==> flow/design.v <==
`timescale 1ns / 1ps
module clock_381_00_hz(
    input clk_in,
    output reg clk_out
    );
    reg [17:0] count = 0;
    always @(posedge clk_in) begin
        clk_out = (count == 0);
        count = count + 1;
    end
endmodule
=== From RTL to reports: clock_381_00_hz ===
The steps from the RTL of clock_381_00_hz to its reports follow in flow order.
Line numbers count from 1 in the design file above.
Operators: Yosys type, input widths -> output width; for muxes data width and select width s.
Library cell names are shortened.
Not given: n/a

* Top: clock_381_00_hz
* Clock: clk_in
* Library: sky130hd
* Corner: tt_025C_1v80

=== After elaboration ===
Yosys after proc, flatten, opt, wreduce and memory -nomap, before mapping. Enables and synchronous resets that opt folds into registers are not counted as muxes. Memory bits, and registers merged into a memory's read port (data or address), are not among the register bits. Print and check cells are not counted. Equal cells are merged and count once.

* Output and inout bits: 1
* Flip-flop bits (word level): 19
* Word-level cells: 4

* Reduce/logical cells: 1
* Add/sub/neg operators: 1

{| class="wikitable"
|+ Operators by type and width
! cell !! number
|-
| $add 18x1->18 const B || 1
|-
| $logic_not 18->1 || 1
|}

=== Depth ===
Yosys ltp: most cells in a row. Word level: on the elaborated netlist, between registers, memories and ports. Mapped: between sequential cells and ports; inverters and the memories' decode and read muxes count.

* Depth in word-level cells: 1
* ABC_AREA: 0
* Depth in mapped cells: 5

=== Synthesis result ===
The flow's flattened synthesis, as Yosys stat reports it; memories are mapped. The netlist is that of the ABC_AREA named above (0 if unset); the other value can give another one.

{| class="wikitable"
|+ Cell types
! cell type !! number !! area in all (sq um)
|-
| dfxtp_1 || 19 || 380.365
|-
| xnor2_1 || 11 || 96.342
|-
| xor2_1 || 5 || 43.792
|-
| nand4_1 || 6 || 37.536
|-
| ha_1 || 2 || 25.024
|-
| nand3_1 || 5 || 25.024
|-
| nor3_2 || 2 || 20.019
|-
| nor4_1 || 3 || 18.768
|-
| nand2_1 || 4 || 15.014
|-
| nor2_1 || 4 || 15.014
|-
| nand4_2 || 1 || 12.512
|-
| inv_1 || 3 || 11.261
|-
| and4_1 || 1 || 8.758
|-
| nor4b_1 || 1 || 8.758
|-
| and3_1 || 1 || 6.256
|-
| buf_2 || 1 || 5.005
|-
| nor3_1 || 1 || 5.005
|}

* Synthesis area: 734.5 sq um
* Area of sequential cells: 380.4 sq um
* Mapped cells: 70
* Buffers: 1
* Flip-flop cells: 19

=== Timing after synthesis ===
OpenSTA on the mapped netlist: ideal clock, no wires. The path of least setup slack (recovery checks aside). Input and output delay are each 20% of the period. Register names are those of the netlist, which keeps one name where synthesis merged equal registers.

* Kind: register to register
* Start: reg count[0]
* End: reg count[16]
* Data arrival time: 1.132 ns
* Stages on the path: 6
* Path buffers: 0
* Setup time: 0.118 ns
* Path slack: 0.209 ns
* Clock period: 1.46 ns
* Path delay: 1.250 ns
* Synthesis period reached: 1.251 ns

"path delay" is the arrival time less input delay plus setup time.
"stages on the path": output pins that drive a net of the path, with the launching flip-flop's if there is one; two outputs of one cell count as two.
"synthesis period reached" = period - worst setup slack (recovery checks aside). The figure is calculated, with input and output delays left at 20% of the set period.
The rows between start and end are the longest chain of elaborated cells between them; the timing report does not say that the signal goes this way. Where chains are equally long, one stands for them.
A line is the first line of the expression or statement that the cell stems from. Yosys adds cells for indexed reads and writes and turns some case tables into memories.

* Cell sequence: dfxtp_1 > ha_1 > nand3_1 > nor3_2 > nand3_1 > xnor2_1
* Length of the longest elaborated chain: 1
* Elaborated cells between the ends (all ways): 1
* Those cells by class: add/sub (1)

{| class="wikitable"
|+ Ends and longest elaborated chain, post-synthesis
! element !! line !! RTL
|-
| start: declaration || 6 || <nowiki>reg [17:0] count = 0;</nowiki>
|-
| start: assignment || 9 || <nowiki>count = count + 1;</nowiki>
|-
| $add 18x1->18 || 9 ||
|-
| end: assignment || 9 ||
|-
| end: declaration || 6 ||
|}

=== Timing after layout ===
From the final timing report of run A: the path of least setup slack in the routed layout; clock arrival at registers is part of the times.

* Kind: register to register
* Start: reg count[8]
* End: reg count[17]
* Clock period: 1.01 ns
* Stages on the path: 5
* Data arrival time: 1.44 ns
* Path buffers: 0
* Setup time: 0.09 ns
* Path slack: -0.23 ns

The rows between start and end are the longest chain of elaborated cells between them; the timing report does not say that the signal goes this way. Where chains are equally long, one stands for them.

* Cell sequence: dfxtp_2 > nand4_1 > nor3_2 > nand4_1 > xnor2_1
* Length of the longest elaborated chain: 1
* Elaborated cells between the ends (all ways): 1
* Those cells by class: add/sub (1)

{| class="wikitable"
|+ Ends and longest elaborated chain, after layout
! element !! line !! RTL
|-
| start: declaration || 6 || <nowiki>reg [17:0] count = 0;</nowiki>
|-
| start: assignment || 9 || <nowiki>count = count + 1;</nowiki>
|-
| $add 18x1->18 || 9 ||
|-
| end: assignment || 9 ||
|-
| end: declaration || 6 ||
|}

Data sheet: physical implementation of clock_381_00_hz

Flow measurements of clock_381_00_hz on sky130hd: 2 stored runs with different settings, listed in no order. Input and output delays are each 20% of the period that was set; the output load is 0.01 pF.
"worst setup path time" is the time allowed to the run's worst setup path (the clock period less input and output delay, where it has them) less its slack. Clock arrival times count: a late capture clock shortens it, a late launch clock lengthens it.
"power" rests on the timing tool's default activity at the inputs, not on a simulated workload.

Run A
==> flow/run.sh <==
#!/bin/bash
# the make line also repeats the synthesis and layout settings of config.mk as NAME=value (left out here)
make -C /OpenROAD-flow-scripts/flow DESIGN_CONFIG=/design/flow/config.mk WORK_HOME=/design/flow/orfs CLKGATE_MAP_FILE= finish
==> flow/config.mk <==
export PLATFORM = sky130hd
export DESIGN_NAME = clock_381_00_hz
export DESIGN_NICKNAME = clock_381_00_hz
export VERILOG_FILES = /design/flow/design.v
export SDC_FILE = /design/flow/constraint.sdc
export NUM_CORES = 4
export LEC_CHECK = 0
export CAP_MARGIN = 20
export CORE_MARGIN = 2
export CORE_UTILIZATION = 40
export SLEW_MARGIN = 20
==> flow/constraint.sdc <==
create_clock -name core_clock -period 1.01 [get_ports {clk_in}]
set_input_delay 0.2020 -clock core_clock [delete_from_list [all_inputs] [get_ports {clk_in}]]
set_output_delay 0.2020 -clock core_clock [all_outputs]
set_load 0.01 [all_outputs]

==> results of run A <==
chip area after synthesis (Yosys): 734.5 sq um
die area: 2194.9 sq um
utilization: 0.641
worst setup slack after layout: -0.229 ns
total negative slack: -2.282 ns
worst hold slack: 0.450 ns
power: 0.001107 W
worst setup path time: 1.24 ns
worst setup path kind: register to register

Run B
==> flow/run.sh <==
#!/bin/bash
# the make line also repeats the synthesis and layout settings of config.mk as NAME=value (left out here)
make -C /OpenROAD-flow-scripts/flow DESIGN_CONFIG=/design/flow/config.mk WORK_HOME=/design/flow/orfs CLKGATE_MAP_FILE= finish
==> flow/config.mk <==
export PLATFORM = sky130hd
export DESIGN_NAME = clock_381_00_hz
export DESIGN_NICKNAME = clock_381_00_hz
export VERILOG_FILES = /design/flow/design.v
export SDC_FILE = /design/flow/constraint.sdc
export NUM_CORES = 4
export LEC_CHECK = 0
export CAP_MARGIN = 30
export CORE_ASPECT_RATIO = 1.35
export CORE_MARGIN = 2
export CORE_UTILIZATION = 24
export CTS_CLUSTER_DIAMETER = 161
export MIN_ROUTING_LAYER = met2
export PLACE_DENSITY_LB_ADDON = 0.01
export SLEW_MARGIN = 0
==> flow/constraint.sdc <==
create_clock -name core_clock -period 0.987 [get_ports {clk_in}]
set_input_delay 0.1974 -clock core_clock [delete_from_list [all_inputs] [get_ports {clk_in}]]
set_output_delay 0.1974 -clock core_clock [all_outputs]
set_load 0.01 [all_outputs]

==> results of run B <==
chip area after synthesis (Yosys): 734.5 sq um
die area: 3523.7 sq um
utilization: 0.392
worst setup slack after layout: -0.224 ns
total negative slack: -2.058 ns
worst hold slack: 0.470 ns
power: 0.001293 W
worst setup path time: 1.21 ns
worst setup path kind: register to register
